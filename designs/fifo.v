==> flow/design.v <==
module fifo #(
    parameter WIDTH = 8,
    parameter DEPTH = 16,
    parameter ALMOST_FULL_THRESHOLD = DEPTH - 2,
    parameter ALMOST_EMPTY_THRESHOLD = 2
) (
    input  logic              clk,
    input  logic              rst_n,
    input  logic              wr_en,
    input  logic [WIDTH-1:0]  wr_data,
    output logic              full,
    output logic              almost_full,
    input  logic              rd_en,
    output logic [WIDTH-1:0]  rd_data,
    output logic              empty,
    output logic              almost_empty,
    output logic [$clog2(DEPTH):0] fill_level
);
    localparam ADDR_WIDTH = $clog2(DEPTH);
    logic [WIDTH-1:0]      mem [DEPTH-1:0];
    logic [ADDR_WIDTH:0]   wr_ptr;       
    logic [ADDR_WIDTH:0]   rd_ptr;       
    logic [ADDR_WIDTH-1:0] wr_addr;
    logic [ADDR_WIDTH-1:0] rd_addr;
    assign wr_addr = wr_ptr[ADDR_WIDTH-1:0];
    assign rd_addr = rd_ptr[ADDR_WIDTH-1:0];
    assign empty = (wr_ptr == rd_ptr);
    assign full  = (wr_ptr[ADDR_WIDTH-1:0] == rd_ptr[ADDR_WIDTH-1:0]) && 
                  (wr_ptr[ADDR_WIDTH] != rd_ptr[ADDR_WIDTH]);
    always_comb begin
        if (wr_ptr[ADDR_WIDTH] == rd_ptr[ADDR_WIDTH]) begin
            fill_level = wr_ptr[ADDR_WIDTH-1:0] - rd_ptr[ADDR_WIDTH-1:0];
        end else begin
            fill_level = DEPTH - (rd_ptr[ADDR_WIDTH-1:0] - wr_ptr[ADDR_WIDTH-1:0]);
        end
    end
    assign almost_full  = (fill_level >= ALMOST_FULL_THRESHOLD);
    assign almost_empty = (fill_level <= ALMOST_EMPTY_THRESHOLD);
    always_ff @(posedge clk or negedge rst_n) begin
        if (!rst_n) begin
            wr_ptr <= '0;
        end else if (wr_en && !full) begin
            mem[wr_addr] <= wr_data;
            wr_ptr <= wr_ptr + 1;
        end
    end
    always_ff @(posedge clk or negedge rst_n) begin
        if (!rst_n) begin
            rd_ptr <= '0;
            rd_data <= '0;
        end else if (rd_en && !empty) begin
            rd_data <= mem[rd_addr];
            rd_ptr <= rd_ptr + 1;
        end
    end
endmodule 
-- Step by step through the tools: fifo
The steps from the RTL of fifo to its reports follow in flow order.
Lines are those of the file above, counted from 1.
Operators carry their Yosys type and port widths (W data, S select, Z words).
Library cell names are shortened.
Not given: -
- top module: fifo
- clock port: clk
- library: sky130hd
- library corner: tt_025C_1v80

-- Word level
Source: Yosys, flattened and elaborated. Widths are those after wreduce. Registers that Yosys merges into a memory's read port (data or address) are not register bits. Print and check cells do not count. Equal cells are merged and count once.
- add/sub/neg operators: 5
- magnitude comparators: 2
- equality and inequality tests at 34
- multiplexer cells at 2
- reduce/logical cells: 23
- operator list (kind ; count):
    $pmux W8 S16 ; 1
    $eq A4 B4 Y1 const B ; 16
    $reduce_and A3 Y1 ; 16
    $eq A4 B3 Y1 const B ; 8
    $eq A4 B2 Y1 const B ; 4
    $sub A4 B4 Y5 ; 2
    $add A5 B1 Y5 const B ; 2
    $eq A4 B1 Y1 const B ; 2
    $logic_not A4 Y1 ; 2
    $le A5 B2 Y1 const B ; 1
    $ge A5 B4 Y1 const B ; 1
    $sub A5 B5 Y5 const A ; 1
    $eq A5 B5 Y1 ; 1
    $mux W5 ; 1
    $eq A4 B4 Y1 ; 1
    $logic_and A1 B1 Y1 ; 3
    $logic_not A1 Y1 ; 2
    $eq A1 B1 Y1 ; 1
    $ne A1 B1 Y1 ; 1
- register bits after elaboration: 146
- noted bits of input ports: 12
- output and inout port bits: 17
- elaborated cells at 85

-- Longest topological paths
Yosys ltp: most cells in a row. Word level: on the elaborated netlist, between registers, memories and ports. Mapped: between sequential cells and ports; inverters and the memories' decode and read muxes count.
- depth in word-level cells at 5
- ABC_AREA at 0
- gate-level depth with buffers: 10
- mapped depth without buffers: 8

-- After synthesis
The flow's flattened synthesis, as Yosys stat reports it; memories are mapped. The netlist is that of the ABC_AREA named above (0 if unset); the other value can give another one.
- noted cell count: 399
- synthesis area at 6104.6 µm²
- sequential area: 4294.1 µm²
- noted mapped flip-flops: 146
- noted buffers: 25
- cell types (cell type ; count ; total area (µm²)):
    edfxtp_1 ; 128 ; 3.84E+03
    dfrtp_1 ; 18 ; 450.432
    a22oi_1 ; 30 ; 225.216
    mux2i_1 ; 18 ; 180.173
    ha_1 ; 12 ; 150.144
    xnor2_1 ; 10 ; 87.584
    nand3b_1 ; 10 ; 75.072
    a21oi_1 ; 12 ; 60.058
    nand2_1 ; 16 ; 60.058
    nand3_1 ; 12 ; 60.058
    nor2_1 ; 16 ; 60.058
    buf_2 ; 11 ; 55.053
    o21ai_0 ; 11 ; 55.053
    a221oi_1 ; 6 ; 52.55
    buf_4 ; 7 ; 52.55
    nor3_1 ; 9 ; 45.043
    a32o_1 ; 4 ; 40.038
    a31oi_1 ; 6 ; 37.536
Not listed: further types 33, cells in them 63.

-- Timing after synthesis
OpenSTA on the mapped netlist: ideal clock, no wires. The path of least setup slack (recovery checks aside). Input and output delay are each 20% of the period. Register names are those of the netlist, which keeps one name where synthesis merged equal registers.
- path type: register to output
- start: register wr_ptr[0]
- end: output port almost_empty
- noted period: 4040 ps
- noted output delay: 808 ps
- noted time at the first pin: 0 ps
- arrival at 1923 ps
- data required time: 3232 ps
- setup slack: 1309 ps
- noted path delay: 1923 ps
- driving pins on the path at 9
- buffers on the path: 0
- period reached after synthesis at 2731 ps
"path delay" is the arrival time less input delay plus setup time.
A path that ends at an output port has no setup time.
"driving pins on the path" counts driving pins, that of a launching flip-flop among them; a cell with two outputs on the path counts twice.
"period reached after synthesis" is the clock period less the worst setup slack; recovery checks do not enter. This is arithmetic on one report: input and output delays are still those of the set period (20% each).
The rows between start and end are the longest chain of elaborated cells between them; the timing report does not say that the signal goes this way. Where chains are equally long, one stands for them.
Each line given opens the expression or statement behind the cell; cells for indexed reads and writes are added by Yosys, which also makes memories of some case tables.
- path through: dfrtp_1 inv_1 ha_1 inv_1 fa_1 a21o_1 a21oi_1 xnor2_1 a211oi_1
- cells in the longest elaborated chain at 4
- noted elaborated cells on any way between the ends: 5
- noted RTL lines with such cells: 4
- classes of those cells: add/sub (3); compare (1); mux (1)
- ends and longest elaborated chain, after synthesis (what ; line ; source):
    from (decl) ; 21 ; logic [ADDR_WIDTH:0]   wr_ptr;
    from (assign) ; 41 ; wr_ptr <= '0;
    from (assign) ; 44 ; wr_ptr <= wr_ptr + 1;
    $sub A4 B4 Y5 ; 34 ; fill_level = DEPTH - (rd_ptr[ADDR_WIDTH-1:0] - wr_ptr[ADDR_WIDTH-1:0]);
    $sub A5 B5 Y5 ; 34 ;
    $mux W5 ; 31 ; if (wr_ptr[ADDR_WIDTH] == rd_ptr[ADDR_WIDTH]) begin
    $le A5 B2 Y1 ; 38 ; assign almost_empty = (fill_level <= ALMOST_EMPTY_THRESHOLD);
    to (decl) ; 16 ; output logic              almost_empty,
Nets of the timed path that keep an RTL name, with a line that drives or declares them; the list need not be complete.
- nets with RTL names, path after synthesis (signal ; line):
    fill_level[4] ; 31

-- Timing after layout
Path of least setup slack in the final report of run B (OpenROAD, finished layout, wires in). Where an end is a register, its clock arrival counts in the times.
The report prints the path's times to 10 ps; the period is as set.
- path type: register to output
- start: register wr_ptr[0]
- end: output port fill_level[2]
- noted period: 3790 ps
- noted output delay: 760 ps
- noted time at the first pin: 410 ps
- arrival at 2280 ps
- data required time: 3030 ps
- setup slack: 750 ps
- driving pins on the path at 7
- buffers on the path: 1
The rows between start and end are the longest chain of elaborated cells between them; the timing report does not say that the signal goes this way. Where chains are equally long, one stands for them.
- path through: dfrtp_1 inv_2 ha_4 inv_2 fa_2 xor2_1 clkdlybuf4s50_1
- cells in the longest elaborated chain at 3
- noted elaborated cells on any way between the ends: 4
- noted RTL lines with such cells: 3
- classes of those cells: add/sub (3); mux (1)
- ends and longest elaborated chain, after layout (what ; line ; source):
    from (decl) ; 21 ; logic [ADDR_WIDTH:0]   wr_ptr;
    from (assign) ; 41 ; wr_ptr <= '0;
    from (assign) ; 44 ; wr_ptr <= wr_ptr + 1;
    $sub A4 B4 Y5 ; 34 ; fill_level = DEPTH - (rd_ptr[ADDR_WIDTH-1:0] - wr_ptr[ADDR_WIDTH-1:0]);
    $sub A5 B5 Y5 ; 34 ;
    $mux W5 ; 31 ; if (wr_ptr[ADDR_WIDTH] == rd_ptr[ADDR_WIDTH]) begin
    to (decl) ; 17 ; output logic [$clog2(DEPTH):0] fill_level

Stored flow runs of fifo (2 of them; Yosys, OpenROAD, sky130hd). They differ in their settings and are not a sequence. Constraints: input delay and output delay 20% of the set period each, output load 0.01 pF.
"clock period achieved" = clock period - worst setup slack. The figure is calculated, with input and output delays left at 20% of the set period.
"time of the worst setup path": the worst setup path's part of the clock period (all of it between registers, 20% less for each end at a port) less its slack. A launch clock that arrives late makes it longer, a capture clock that arrives late makes it shorter.
"total power of the final layout": no workload was simulated; the value follows from the tool's default switching activity.
"time of the worst setup path" is given in steps of 10 ps.

Run A
Settings were period_ns = 2.19; CORE_UTILIZATION = 67; SETUP_SLACK_MARGIN = 0.56; PLACE_DENSITY_LB_ADDON = 0.18; CELL_PAD_IN_SITES_DETAIL_PLACEMENT = 0; GPL_TIMING_DRIVEN = 0; CTS_CLUSTER_DIAMETER = 271; CAP_MARGIN = 20; SLEW_MARGIN = 35; MIN_ROUTING_LAYER = met2; CORE_MARGIN = 2
- did not finish, routing stopped with GRT-0232

Run B
Settings were period_ns = 3.79; CORE_UTILIZATION = 50; SETUP_SLACK_MARGIN = 0.98; PLACE_DENSITY_LB_ADDON = 0.16; CORE_MARGIN = 6; CTS_CLUSTER_SIZE = 88; MIN_ROUTING_LAYER = met1; CAP_MARGIN = 20; SLEW_MARGIN = 20
- post-synthesis cell area: 6,104.6 µm²
- noted the full die area: 15,005.0 µm²
- standard-cell area after layout at 7,344.5 µm²
- post-route utilization at 0.63
- worst setup slack after layout: 749 ps
- noted the setup total negative slack: 0 ps
- noted the worst-case hold slack: 529 ps
- total power of the final layout: 6,250 uW
- clock period achieved at 3,041 ps
- time of the worst setup path: 2,280 ps
- kind of the worst setup path: register to output
