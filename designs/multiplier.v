==> flow/design.v <==
module multiplier #(
    parameter WIDTH = 8
) (
    input  logic                clk,
    input  logic                rst_n,
    input  logic                start,       
    input  logic [WIDTH-1:0]    a,           
    input  logic [WIDTH-1:0]    b,           
    output logic [2*WIDTH-1:0]  product,     
    output logic                busy,        
    output logic                done         
);
    logic [WIDTH-1:0]     multiplicand;
    logic [WIDTH-1:0]     multiplier;
    logic [2*WIDTH-1:0]   acc;
    logic [$clog2(WIDTH)-1:0] count;
    typedef enum logic [1:0] {
        IDLE    = 2'b00,
        CALC    = 2'b01,
        FINISH  = 2'b10
    } state_t;
    state_t state, next_state;
    always_ff @(posedge clk or negedge rst_n) begin
        if (!rst_n) begin
            state <= IDLE;
            multiplicand <= '0;
            multiplier <= '0;
            acc <= '0;
            count <= '0;
            product <= '0;
            busy <= 1'b0;
            done <= 1'b0;
        end else begin
            state <= next_state;
            case (state)
                IDLE: begin
                    if (start) begin
                        multiplicand <= a;
                        multiplier <= b;
                        acc <= '0;
                        count <= '0;
                        busy <= 1'b1;
                        done <= 1'b0;
                    end
                end
                CALC: begin
                    if (multiplier[0]) begin
                        acc <= acc + (multiplicand << count);
                    end
                    multiplier <= multiplier >> 1;
                    count <= count + 1;
                end
                FINISH: begin
                    product <= acc;
                    busy <= 1'b0;
                    done <= 1'b1;
                end
                default: begin
                    state <= IDLE;
                end
            endcase
        end
    end
    always_comb begin
        next_state = state;
        case (state)
            IDLE: begin
                if (start) next_state = CALC;
            end
            CALC: begin
                if (count == WIDTH-1) next_state = FINISH;
            end
            FINISH: begin
                next_state = IDLE;
            end
            default: next_state = IDLE;
        endcase
    end
endmodule 
# ---- Reports on multiplier
# What the tools print for multiplier, step after step.
# Line numbers count from 1 in the design file above.
# Operators: Yosys type, input widths -> output width; for muxes data width and select width s.
# Cell names lack the library's common part.
# A cell with -- has no value.
dict set report inputs {
  design {multiplier}
  clk_port {clk}
  lib {sky130hd}
  corner {tt_025C_1v80}
}

# ---- Elaborated design
# Counts by Yosys on the flattened word-level netlist (proc, flatten, opt, wreduce; memories kept). Register bits leave out memories and registers merged into their read ports (data or address). Print and check cells are left out. Cells with the same type and inputs are merged into one.
dict set report word_totals {
  romBits 0
  elab_cells 42
  clocked_rd_ports_x_width 0
  memories 0
  out_inout_bits 18
  latch_bits 0
  inputBits 19
  reg_bits 55
  ram_bits 0
}
dict set report classes {
  n_div 0
  n_cmp 0
  reduce_and_logical 9
  shift 1
  eq_ne 7
  n_logic 0
  n_addsub 2
  muxes 15
  multipliers 0
}
# op n
set ops {}
lappend ops {{$pmux 16 s2} 1}
lappend ops {{$mux 16} 2}
lappend ops {{$add 16x16->16} 1}
lappend ops {{$shl 8x3->16} 1}
lappend ops {{$pmux 8 s2} 1}
lappend ops {{$reduce_and 2->1} 4}
lappend ops {{$mux 8} 1}
lappend ops {{$ne 3x3->1 const B} 2}
lappend ops {{$pmux 3 s2} 1}
lappend ops {{$mux 2} 3}
lappend ops {{$ne 2x2->1 const B} 2}
lappend ops {{$reduce_bool 2->1} 2}
lappend ops {{$pmux 2 s2} 1}
lappend ops {{$pmux 1 s2} 2}
lappend ops {{$add 3x1->3 const B} 1}
lappend ops {{$eq 3x3->1 const B} 1}
lappend ops {{$reduce_and 3->1} 1}
lappend ops {{$reduce_or 3->1} 1}
lappend ops {{$mux 3} 1}
lappend ops {{$eq 2x1->1 const B} 1}
lappend ops {{$eq 2x2->1 const B} 1}
lappend ops {{$logic_not 2->1} 1}
lappend ops {{$mux 1} 2}

# ---- Logic depth
# Depth = most cells in a row (Yosys ltp): at word level without a register or memory, in the mapped netlist without a sequential cell, where the memories' decode and read muxes count.
dict set report depth {
  word_depth 4
  ABC_AREA 0
  depth_mapped 12
  depth_no_buf 11
}

# ---- Synthesis result
# Yosys stat after the flow's synthesis: flattened, memories mapped to cells. It holds for the ABC_AREA given above (unset counts as 0); a run with the other value may have another netlist.
# Totals and module areas in this step are rounded.
dict set report mapped {
  area_um2 3330
  ffs 56
  buf_cells 15
  sequential_area_um2 1400
  mapped_cells 327
}
# cell n type_area_um2
set by_type {}
lappend by_type {dfrtp_1 55 1376.32}
lappend by_type {mux2_2 29 326.563}
lappend by_type {ha_1 17 212.704}
lappend by_type {o21ai_0 26 130.125}
lappend by_type {nand2_1 30 112.608}
lappend by_type {o22ai_1 18 112.608}
lappend by_type {mux2i_1 10 100.096}
lappend by_type {a21oi_1 19 95.091}
lappend by_type {nor2_1 12 45.043}
lappend by_type {o211ai_1 6 45.043}
lappend by_type {nand2b_1 7 43.792}
lappend by_type {xnor2_1 5 43.792}
lappend by_type {clkbuf_1 11 41.29}
lappend by_type {a211oi_1 4 30.029}
lappend by_type {a21o_1 4 30.029}
lappend by_type {a32o_1 3 30.029}
lappend by_type {nand3_1 6 30.029}
lappend by_type {nor3b_1 4 30.029}
# Other cell types: 35; their cells: 61.

# ---- Timing after synthesis
# OpenSTA on the mapped netlist: ideal clock, no wires. The path of least setup slack (recovery checks aside). Input and output delay are each 20% of the period. Register names are those of the netlist, which keeps one name where synthesis merged equal registers.
dict set report synth_path {
  path_kind {reg-to-reg}
  startpoint {register count[0]}
  endpoint {register acc[14]}
  path_slack_ns 3.405
  n_path_buf 2
  stages 11
  period_ns 6.23
  delay_ns 2.825
  arrival_time_ns 2.756
  synth_period_reached_ns 2.825
}
# "delay_ns" is the arrival time less input delay plus setup time.
# "stages" counts driving pins, that of a launching flip-flop among them; a cell with two outputs on the path counts twice.
# "synth_period_reached_ns" is the clock period less the worst setup slack; recovery checks do not enter. This is arithmetic on one report: input and output delays are still those of the set period (20% each).
# The rows between start and end are the longest chain of elaborated cells between them; the timing report does not say that the signal goes this way. Where chains are equally long, one stands for them.
# Each line given opens the expression or statement behind the cell; cells for indexed reads and writes are added by Yosys, which also makes memories of some case tables.
# A register here has more assigning lines than the two given.
dict set report synth_via {
  cell_sequence {dfrtp_1 clkbuf_1 clkbuf_1 mux2i_1 o22ai_1 ha_1 a21o_1 o21bai_4 a221o_1 or4_1 nand3_1}
  elab_chain_cells 4
}
# element line_no
set synth_rtl {}
lappend synth_rtl {{start: declaration} 16} ;# logic [$clog2(WIDTH)-1:0] count;
lappend synth_rtl {{start: assignment} 29} ;# count <= '0;
lappend synth_rtl {{start: assignment} 51} ;# count <= count + 1;
lappend synth_rtl {{$shl 8x3->16} 48} ;# acc <= acc + (multiplicand << count);
lappend synth_rtl {{$add 16x16->16} 48}
lappend synth_rtl {{$mux 16} 47} ;# if (multiplier[0]) begin
lappend synth_rtl {{$pmux 16 s2} 35} ;# case (state)
lappend synth_rtl {{end: assignment} 40} ;# acc <= '0;
lappend synth_rtl {{end: assignment} 48}
lappend synth_rtl {{end: declaration} 15} ;# logic [2*WIDTH-1:0]   acc;

# ---- Worst path after layout
# From the final timing report of flow run A: the path of least setup slack in the routed layout; clock arrival at registers is part of the times.
dict set report layout_path {
  path_kind {reg-to-reg}
  startpoint {register count[1]}
  endpoint {register acc[10]}
  n_path_buf 1
  arrival_time_ns 2.97
  stages 11
  period_ns 2.57
  path_slack_ns -0.21
}
# The rows between start and end are the longest chain of elaborated cells between them; the timing report does not say that the signal goes this way. Where chains are equally long, one stands for them.
# A register here has more assigning lines than the two given.
dict set report layout_via {
  cell_sequence {dfrtp_2 buf_8 mux2i_4 mux2_4 mux2i_4 ha_4 and3_4 a41oi_4 a21oi_2 or3_1 a32o_1}
  elab_chain_cells 4
}
# element line_no
set layout_rtl {}
lappend layout_rtl {{start: declaration} 16} ;# logic [$clog2(WIDTH)-1:0] count;
lappend layout_rtl {{start: assignment} 29} ;# count <= '0;
lappend layout_rtl {{start: assignment} 51} ;# count <= count + 1;
lappend layout_rtl {{$shl 8x3->16} 48} ;# acc <= acc + (multiplicand << count);
lappend layout_rtl {{$add 16x16->16} 48}
lappend layout_rtl {{$mux 16} 47} ;# if (multiplier[0]) begin
lappend layout_rtl {{$pmux 16 s2} 35} ;# case (state)
lappend layout_rtl {{end: assignment} 40} ;# acc <= '0;
lappend layout_rtl {{end: assignment} 48}
lappend layout_rtl {{end: declaration} 15} ;# logic [2*WIDTH-1:0]   acc;

Lab notebook: multiplier

Measured data: module multiplier, platform sky130hd, 2 stored runs of the flow under differing settings, order arbitrary. Input and output delays are each 20% of the period that was set; the output load is 0.01 pF.
"worst_setup_path_time_ns": the worst setup path's part of the clock period (all of it between registers, 20% less for each end at a port) less its slack. A launch clock that arrives late makes it longer, a capture clock that arrives late makes it shorter.
"final_power_mw": no workload was simulated; the value follows from the tool's default switching activity.
Values from the reports are rounded here.

# flow run A
==> flow/run.sh <==
#!/bin/bash
# the make line also repeats the synthesis and layout settings of config.mk as NAME=value (left out here)
make -C /OpenROAD-flow-scripts/flow DESIGN_CONFIG=/design/flow/config.mk WORK_HOME=/design/flow/orfs CLKGATE_MAP_FILE= finish
==> flow/config.mk <==
export PLATFORM = sky130hd
export DESIGN_NAME = multiplier
export DESIGN_NICKNAME = multiplier
export VERILOG_FILES = /design/flow/design.v
export SDC_FILE = /design/flow/constraint.sdc
export NUM_CORES = 4
export LEC_CHECK = 0
export ABC_AREA = 0
export CAP_MARGIN = 20
export CORE_ASPECT_RATIO = 0.74
export CORE_MARGIN = 2
export CORE_UTILIZATION = 24
export CTS_CLUSTER_DIAMETER = 257
export GPL_ROUTABILITY_DRIVEN = 0
export GPL_TIMING_DRIVEN = 0
export PLACE_DENSITY_LB_ADDON = 0.08
export SLEW_MARGIN = 20
export TNS_END_PERCENT = 100
==> flow/constraint.sdc <==
create_clock -name core_clock -period 2.57 [get_ports {clk}]
set_input_delay 0.5140 -clock core_clock [delete_from_list [all_inputs] [get_ports {clk}]]
set_output_delay 0.5140 -clock core_clock [all_outputs]
set_load 0.01 [all_outputs]

==> flow run A: results <==
setup_ws_ns=-0.213
die_area_um2=14800
synth_chip_area_um2=3330
layout_utilization_pct=34.5
worst_setup_path_time_ns=2.78
worstPathKind="reg-to-reg"
tns_setup_ns=-1.03
final_power_mw=6.83

# flow run B
==> flow/run.sh <==
#!/bin/bash
# the make line also repeats the synthesis and layout settings of config.mk as NAME=value (left out here)
make -C /OpenROAD-flow-scripts/flow DESIGN_CONFIG=/design/flow/config.mk WORK_HOME=/design/flow/orfs CLKGATE_MAP_FILE= finish
==> flow/config.mk <==
export PLATFORM = sky130hd
export DESIGN_NAME = multiplier
export DESIGN_NICKNAME = multiplier
export VERILOG_FILES = /design/flow/design.v
export SDC_FILE = /design/flow/constraint.sdc
export NUM_CORES = 4
export LEC_CHECK = 0
export CAP_MARGIN = 15
export CORE_ASPECT_RATIO = 1.77
export CORE_MARGIN = 2
export CORE_UTILIZATION = 57
export GPL_TIMING_DRIVEN = 0
export PLACE_DENSITY = 0.78
export SETUP_SLACK_MARGIN = 0.52
export SLEW_MARGIN = 20
==> flow/constraint.sdc <==
create_clock -name core_clock -period 2.32 [get_ports {clk}]
set_input_delay 0.4640 -clock core_clock [delete_from_list [all_inputs] [get_ports {clk}]]
set_output_delay 0.4640 -clock core_clock [all_outputs]
set_load 0.01 [all_outputs]

==> flow run B: results <==
tns_setup_ns=-4.83
die_area_um2=6490
synth_chip_area_um2=3330
layout_utilization_pct=79.7
worst_setup_path_time_ns=2.85
worstPathKind="reg-to-reg"
setup_ws_ns=-0.534
final_power_mw=7.88
